==> flow/design.v <==
module SPI_slave (rstb,ss,sck,sdin,sdout,done,to_sdram,from_sdram, sclk_out, miso_out, ssel_out);
  input rstb,ss,sck,sdin;
  output sdout;          			 			 
  output reg [31:0] to_sdram;
  input [31:0] from_sdram;
  output reg done;
  output sclk_out, miso_out, ssel_out;
  assign sclk_out = sck;
  assign miso_out = sdout;
  assign ssel_out = ss;  
  reg [31:0] treg;
  reg [31:0] rreg;
  reg [7:0] nb;
  wire sout;
  wire mlb;
  wire tri_en;
  assign mlb =1 ;  
  assign tri_en = 1;	 
  assign sout=mlb?treg[31]:treg[0];
  assign sdout=( (!ss)&&tri_en )?sout:1'bz;  
always @(posedge sck or negedge rstb)
  begin
	 if (rstb==0)
		begin rreg = 32'h00;  to_sdram = 32'h00; done = 0; nb = 0; end  
	else begin
		if (!ss) begin 
			if(mlb==0)   
				begin rreg ={sdin,rreg[31:1]}; end
			else      
				begin rreg ={rreg[30:0],sdin}; end  
			nb=nb+8'b1;
			if(nb!=8'h20) begin			 
				done=0;
			end 
			else begin 						 
				to_sdram=rreg; 			 
				done=1; 
				nb=0;  
			end 	 
		end	  
	end  
  end  
always @(negedge sck or negedge rstb)
  begin
	if (rstb==0)
		begin treg = 32'h00000000; end
	else begin
		if(!ss) begin			
			if(nb==0) treg=from_sdram;
			else begin
			   if(mlb==0)   
					begin treg = {1'b1,treg[31:1]}; end
			   else      
					begin treg = {treg[30:0],1'b1}; end			
			end
		end  
	 end  
  end  
endmodule
* From RTL to reports: SPI_slave *
The steps from the RTL of SPI_slave to its reports follow in flow order.
Line numbers count from 1 in the design file above.
Cell names lack the library's common part.
The mark -- stands for no value.

design
  top module = SPI_slave
  clock input = sck
  cell library = sky130hd
  corner = tt_025C_1v80

* Word-level counts *
Counts by Yosys on the flattened word-level netlist (proc, flatten, opt, wreduce; memories kept). Register bits leave out memories and registers merged into their read ports (data or address); mux counts leave out enables and synchronous resets folded into registers. Print and check cells are left out. Cells with the same type and inputs are merged into one.

cells by class
  equality and inequality tests = 1
  $add $sub $neg = 1
  multiplexer cells = 4
  bitwise logic cells = 2
  reduce/logical cells = 2

operators with widths
  kind                                                              count
  32-bit two-way mux                                                1
  8-bit by 1-bit adder with 8-bit output with constant B            1
  8-bit by 6-bit inequality test with 1-bit output with constant B  1
  8-bit zero test                                                   1
  8-bit two-way mux                                                 1
  1-bit NOT                                                         2
  2-bit AND reduction                                               1
  1-bit two-way mux                                                 2

storage and ports
  register bits after elaboration = 104
  output and inout bits = 37
  word-level cells = 15
  input bits = 36

* Depth *
Yosys ltp: most cells in a row. Word level: on the elaborated netlist, between registers, memories and ports. Mapped: between sequential cells and ports; inverters and the memories' decode and read muxes count.

logic depth
  depth in word-level cells = 4
  ABC_AREA = 1
  gate-level depth with buffers = 11
  depth with buffers taken out = 10

* Netlist *
The flow's flattened synthesis, as Yosys stat reports it; memories are mapped. The netlist is that of the ABC_AREA named above (0 if unset); the other value can give another one.
The area totals of this step are shown rounded.

mapped netlist
  sequential part of the area = 2600 µm²
  buffer cells = 37
  flip-flops = 104
  synthesis area = 4860 µm²
  standard cells after synthesis = 610

cell types
  cell type  count  area in all (µm²)
  dfrtp_1    72     1.8E+03
  nand2_1    289    1084.79
  dfrtn_1    32     800.768
  nand3_1    71     355.341
  nand3b_1   31     232.723
  inv_1      46     172.666
  clkbuf_1   18     67.565
  buf_4      8      60.058
  o21ai_0    9      45.043
  buf_2      8      40.038
  ha_1       3      37.536
  buf_6      3      33.782
  nor2_1     9      33.782
  nor2_8     1      20.019
  nand3_4    1      17.517
  nor2_2     2      12.512
  nor4_2     1      12.512
  nor3b_1    1      7.507

Other cell types: 5; their cells: 5.

Ticket comment

2 stored runs of SPI_slave in the flow (synthesis by Yosys, layout by OpenROAD, sky130hd cells), in arbitrary order. Constraints: input delay and output delay 20% of the set period each, output load 0.01 pF.
"total power after layout" rests on the timing tool's default activity at the inputs, not on a simulated workload.
The measured numbers are rounded.
Settings: -- = not set for that run.
Results: -- = not shown.

setting or result                       run A  run B
period_ns                               3.07   5.07
CORE_UTILIZATION                        40     42
PLACE_DENSITY_LB_ADDON                  0.07   --
CELL_PAD_IN_SITES_GLOBAL_PLACEMENT      3      0
CELL_PAD_IN_SITES_DETAIL_PLACEMENT      0      --
ABC_AREA                                1      --
GPL_TIMING_DRIVEN                       0      --
GPL_ROUTABILITY_DRIVEN                  1      --
MIN_ROUTING_LAYER                       met1   --
MAX_ROUTING_LAYER                       met5   --
CAP_MARGIN                              20     20
CORE_MARGIN                             2      2
SLEW_MARGIN                             20     20
HOLD_SLACK_MARGIN                       --     0.09
CORE_ASPECT_RATIO                       --     0.68
TNS_END_PERCENT                         --     75
CTS_CLUSTER_DIAMETER                    --     296
standard-cell area after routing (µm²)  --     5560
netlist area reported by Yosys (µm²)    --     4370
setup TNS (ns)                          --     0.000
smallest hold slack (ns)                --     0.423
setup slack of the critical path (ns)   --     0.080
total power after layout (mW)           --     2.56
die outline area (µm²)                  --     11200
utilization of the finished layout      --     0.552

Run A: not finished: placement ended with error FLW-0024
