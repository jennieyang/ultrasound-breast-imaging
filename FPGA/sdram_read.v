==> flow/design.v <==
module sdram_read( 
	input clk,
	input reset_n,
	input start_read,
	input read_control_done,
	input read_control_early_done,
	input [31:0] user_read_buffer_data,
	input user_read_data_available,
	output read_control_fixed_location,
	output [31:0] control_read_base,
	output [31:0] control_read_length,
	output reg read_control_go,
	output reg user_read_ack,
	output reg [31:0] data_to_spi
);
reg [31:0] start_address = 32'h0;					 
wire [31:0] num_bytes = 32'h00000040;						 
assign read_control_fixed_location = 1;			 
assign control_read_base = start_address;			
assign control_read_length = num_bytes;	
reg [1:0] state = 2'b00;
reg [31:0] data_in;
always @ (posedge clk or negedge reset_n)
	begin
	if (reset_n == 0)
		begin
			read_control_go <= 0;
			user_read_ack <= 0;
			state <= 2'b00;
		end  
	else begin
		case (state)
			2'b00: begin						
				if (start_read == 0) begin
					state <= 2'b00;
					user_read_ack <= 0;
					read_control_go <= 0;
				end else begin
					user_read_ack <= 0;
					read_control_go <= 1;
					state <= 2'b01;
				end
			end  
			2'b01: begin
				read_control_go <= 0;
				user_read_ack <= 0;
				if (user_read_data_available == 1) begin	
					state <= 2'b10;
				end else begin
					state <= 2'b01;
				end
			end  
			2'b10: begin
				data_in <= user_read_buffer_data;		 
				state <= 2'b11;
			end  
			2'b11: begin
				data_to_spi <= data_in;
				user_read_ack <= 1;
				if (read_control_done == 1) begin
					start_address <= (start_address + num_bytes);
					state <= 2'b00;
				end else begin
					state <= 2'b01;
				end
			end  
		endcase
	end  
end  
endmodule 
# Reports on sdram_read
# Tool output for the design above, in the order of the flow.
# Line numbers count from 1 in the design file above.
# Operators carry their Yosys type and port widths (W data, S select, Z words).
# Cell names lack the library's common part.
# A cell with - has no value.
# inputs
top	sdram_read
clk_port	clk
lib	sky130hd
corner	tt_025C_1v80

# Elaborated design
# Counts by Yosys on the flattened word-level netlist (proc, flatten, opt, wreduce; memories kept). Register bits leave out memories and registers merged into their read ports (data or address). Print and check cells are left out.
# bits
in_bits	38
wordCells	24
output_inout_bits	99
ff_bits	100
# classes
n_eq	3
n_addsub	1
n_reduce_logical	7
mux	7
# ops
op	count
$add A32 B7 Y32 const B	1
$pmux W2 S4	1
$eq A2 B2 Y1 const B	2
$reduce_and A2 Y1	2
$reduce_bool A2 Y1	2
$pmux W1 S2	2
$reduce_and A3 Y1	1
$mux W1	3
$eq A2 B1 Y1 const B	1
$logic_not A2 Y1	1
$reduce_or A2 Y1	1
$mux W2	1

# Depth
# Longest topological path by Yosys (ltp), each cell counted once; first at word level (registers and memories cut), then after technology mapping (sequential cells cut; the memories' decode and read muxes count).
# logic_depth
word_depth	3
abc_area	0
depth_mapped	5
ltp_nobuf	5

# Netlist
# The flow's flattened synthesis, as Yosys stat reports it; memories are mapped. The netlist is that of the ABC_AREA named above (0 if unset); the other value can give another one.
# synth_totals
mapped_cells	216
sequential_area_um2	2802.7
flip_flops	94
buffers	40
area_um2	3672.3
# types
type	count	type_area_um2
edfxtp_1	90	2.7E+03
buf_4	39	292.781
xnor2_1	17	148.893
dfrtp_1	4	100.096
xor2_1	7	61.309
nand3_1	11	55.053
and3_1	7	43.792
nand4_1	7	43.792
nor4_4	2	42.541
nand2_1	6	22.522
nor2_1	6	22.522
nand3_4	1	17.517
ha_1	1	12.512
nor4_1	2	12.512
inv_1	3	11.261
mux2_2	1	11.261
a22o_1	1	8.758
and4_1	1	8.758
# Not listed: further types 9, cells in them 10.

# Timing after synthesis
# Source: OpenSTA report_checks on the synthesized netlist (no wires, ideal clock, input and output delay 20% of the period each), path of least setup slack; recovery checks are left aside. Register names are those of the netlist, which keeps one name where synthesis merged equal registers.
# synth_path
path_type	in2reg
startpoint	in reset_n
endpoint	reg start_address[10]
driving_pins	2
clock_period_ns	4.11
path_buffers	0
input_delay_ns	0.822
path_delay_ns	2.037
t_first_pin_ns	0.822
setup_time_ns	0.385
required_time_ns	3.725
path_slack_ns	1.250
arrival_time_ns	2.474
period_less_setup_slack_ns	2.86
# "path_delay_ns" is the arrival time less input delay plus setup time.
# "driving_pins": output pins that drive a net of the path, with the launching flip-flop's if there is one; two outputs of one cell count as two.
# "period_less_setup_slack_ns" is the clock period less the worst setup slack; recovery checks do not enter. This is arithmetic on one report: input and output delays are still those of the set period (20% each).
# The rows between start and end are the longest chain of elaborated cells between them; the timing report does not say that the signal goes this way. Where chains are equally long, one stands for them.
# A line is the first line of the expression or statement that the cell stems from. Yosys adds cells for indexed reads and writes and turns some case tables into memories.
# synth_via
cell_sequence	and3_1 and2_1
elab_chain_cells	1
cone_cells	1
lines_between	0
cone_classes	reduce/logical: 1
# synth_lines
item	line_no	rtl
from (decl)	3	input reset_n,
$reduce_and A3 Y1	-
to (assign)	61	start_address <= (start_address + num_bytes);
to (decl)	16	reg [31:0] start_address = 32'h0;

# Worst path after layout
# Path of least setup slack in the final report of job 1 (OpenROAD, finished layout, wires in). Where an end is a register, its clock arrival counts in the times.
# layout_path
path_type	reg2reg
startpoint	reg start_address[7]
endpoint	reg start_address[24]
t_first_pin_ns	0.34
path_slack_ns	0.14
required_time_ns	2.08
path_buffers	0
setup_time_ns	0.24
arrival_time_ns	1.94
clock_period_ns	1.98
driving_pins	6
# The rows between start and end are the longest chain of elaborated cells between them; the timing report does not say that the signal goes this way. Where chains are equally long, one stands for them.
# layout_via
cell_sequence	edfxtp_1 ha_1 nand4_1 nor4_4 nand3_1 xnor2_1
elab_chain_cells	1
cone_cells	1
lines_between	1
cone_classes	add/sub: 1
# layout_lines
item	line_no	rtl
from (decl)	16	reg [31:0] start_address = 32'h0;
from (assign)	61	start_address <= (start_address + num_bytes);
$add A32 B7 Y32	61
to (assign)	61
to (decl)	16

Lab notebook: sdram_read

Below are 2 stored runs of the flow (Yosys, OpenROAD; platform sky130hd) on sdram_read, each with its settings and what was measured, unordered. Constraints: input delay and output delay 20% of the set period each, output load 0.01 pF.
"worst_path_ns": the worst setup path's part of the clock period (all of it between registers, 20% less for each end at a port) less its slack. A launch clock that arrives late makes it longer, a capture clock that arrives late makes it shorter.
"power.total_w" rests on the timing tool's default activity at the inputs, not on a simulated workload.

Job 1, flow files:
==> flow/run.sh <==
#!/bin/bash
# the make line also repeats the synthesis and layout settings of config.mk as NAME=value (left out here)
make -C /OpenROAD-flow-scripts/flow DESIGN_CONFIG=/design/flow/config.mk WORK_HOME=/design/flow/orfs CLKGATE_MAP_FILE= finish
==> flow/config.mk <==
export PLATFORM = sky130hd
export DESIGN_NAME = sdram_read
export DESIGN_NICKNAME = sdram_read
export VERILOG_FILES = /design/flow/design.v
export SDC_FILE = /design/flow/constraint.sdc
export NUM_CORES = 4
export LEC_CHECK = 0
export CAP_MARGIN = 15
export CELL_PAD_IN_SITES_DETAIL_PLACEMENT = 0
export CORE_ASPECT_RATIO = 1.1
export CORE_MARGIN = 2
export CORE_UTILIZATION = 53
export PLACE_DENSITY_LB_ADDON = 0.3
export SLEW_MARGIN = 10
export TNS_END_PERCENT = 35
==> flow/constraint.sdc <==
create_clock -name core_clock -period 1.98 [get_ports {clk}]
set_input_delay 0.3960 -clock core_clock [delete_from_list [all_inputs] [get_ports {clk}]]
set_output_delay 0.3960 -clock core_clock [all_outputs]
set_load 0.01 [all_outputs]

==> results of job 1, as CSV <==
result,value
worst_path_ns,1.84
path_kind,"reg2reg"
power.total_w,0.00461
total_die_area_um2,7611.2
tns_ns,0.000
synth_chip_area_um2,3672.3
util_pct,73.5
fin_ws_ns,0.141

Job 2, flow files:
==> flow/run.sh <==
#!/bin/bash
# the make line also repeats the synthesis and layout settings of config.mk as NAME=value (left out here)
make -C /OpenROAD-flow-scripts/flow DESIGN_CONFIG=/design/flow/config.mk WORK_HOME=/design/flow/orfs CLKGATE_MAP_FILE= finish
==> flow/config.mk <==
export PLATFORM = sky130hd
export DESIGN_NAME = sdram_read
export DESIGN_NICKNAME = sdram_read
export VERILOG_FILES = /design/flow/design.v
export SDC_FILE = /design/flow/constraint.sdc
export NUM_CORES = 4
export LEC_CHECK = 0
export CAP_MARGIN = 20
export CORE_MARGIN = 2
export CORE_UTILIZATION = 48
export SLEW_MARGIN = 20
==> flow/constraint.sdc <==
create_clock -name core_clock -period 3.21 [get_ports {clk}]
set_input_delay 0.6420 -clock core_clock [delete_from_list [all_inputs] [get_ports {clk}]]
set_output_delay 0.6420 -clock core_clock [all_outputs]
set_load 0.01 [all_outputs]

==> results of job 2, as CSV <==
result,value
worst_path_ns,1.41
path_kind,"reg2out"
power.total_w,0.002799
total_die_area_um2,8365.9
tns_ns,0.000
synth_chip_area_um2,3672.3
util_pct,65.8
fin_ws_ns,1.162
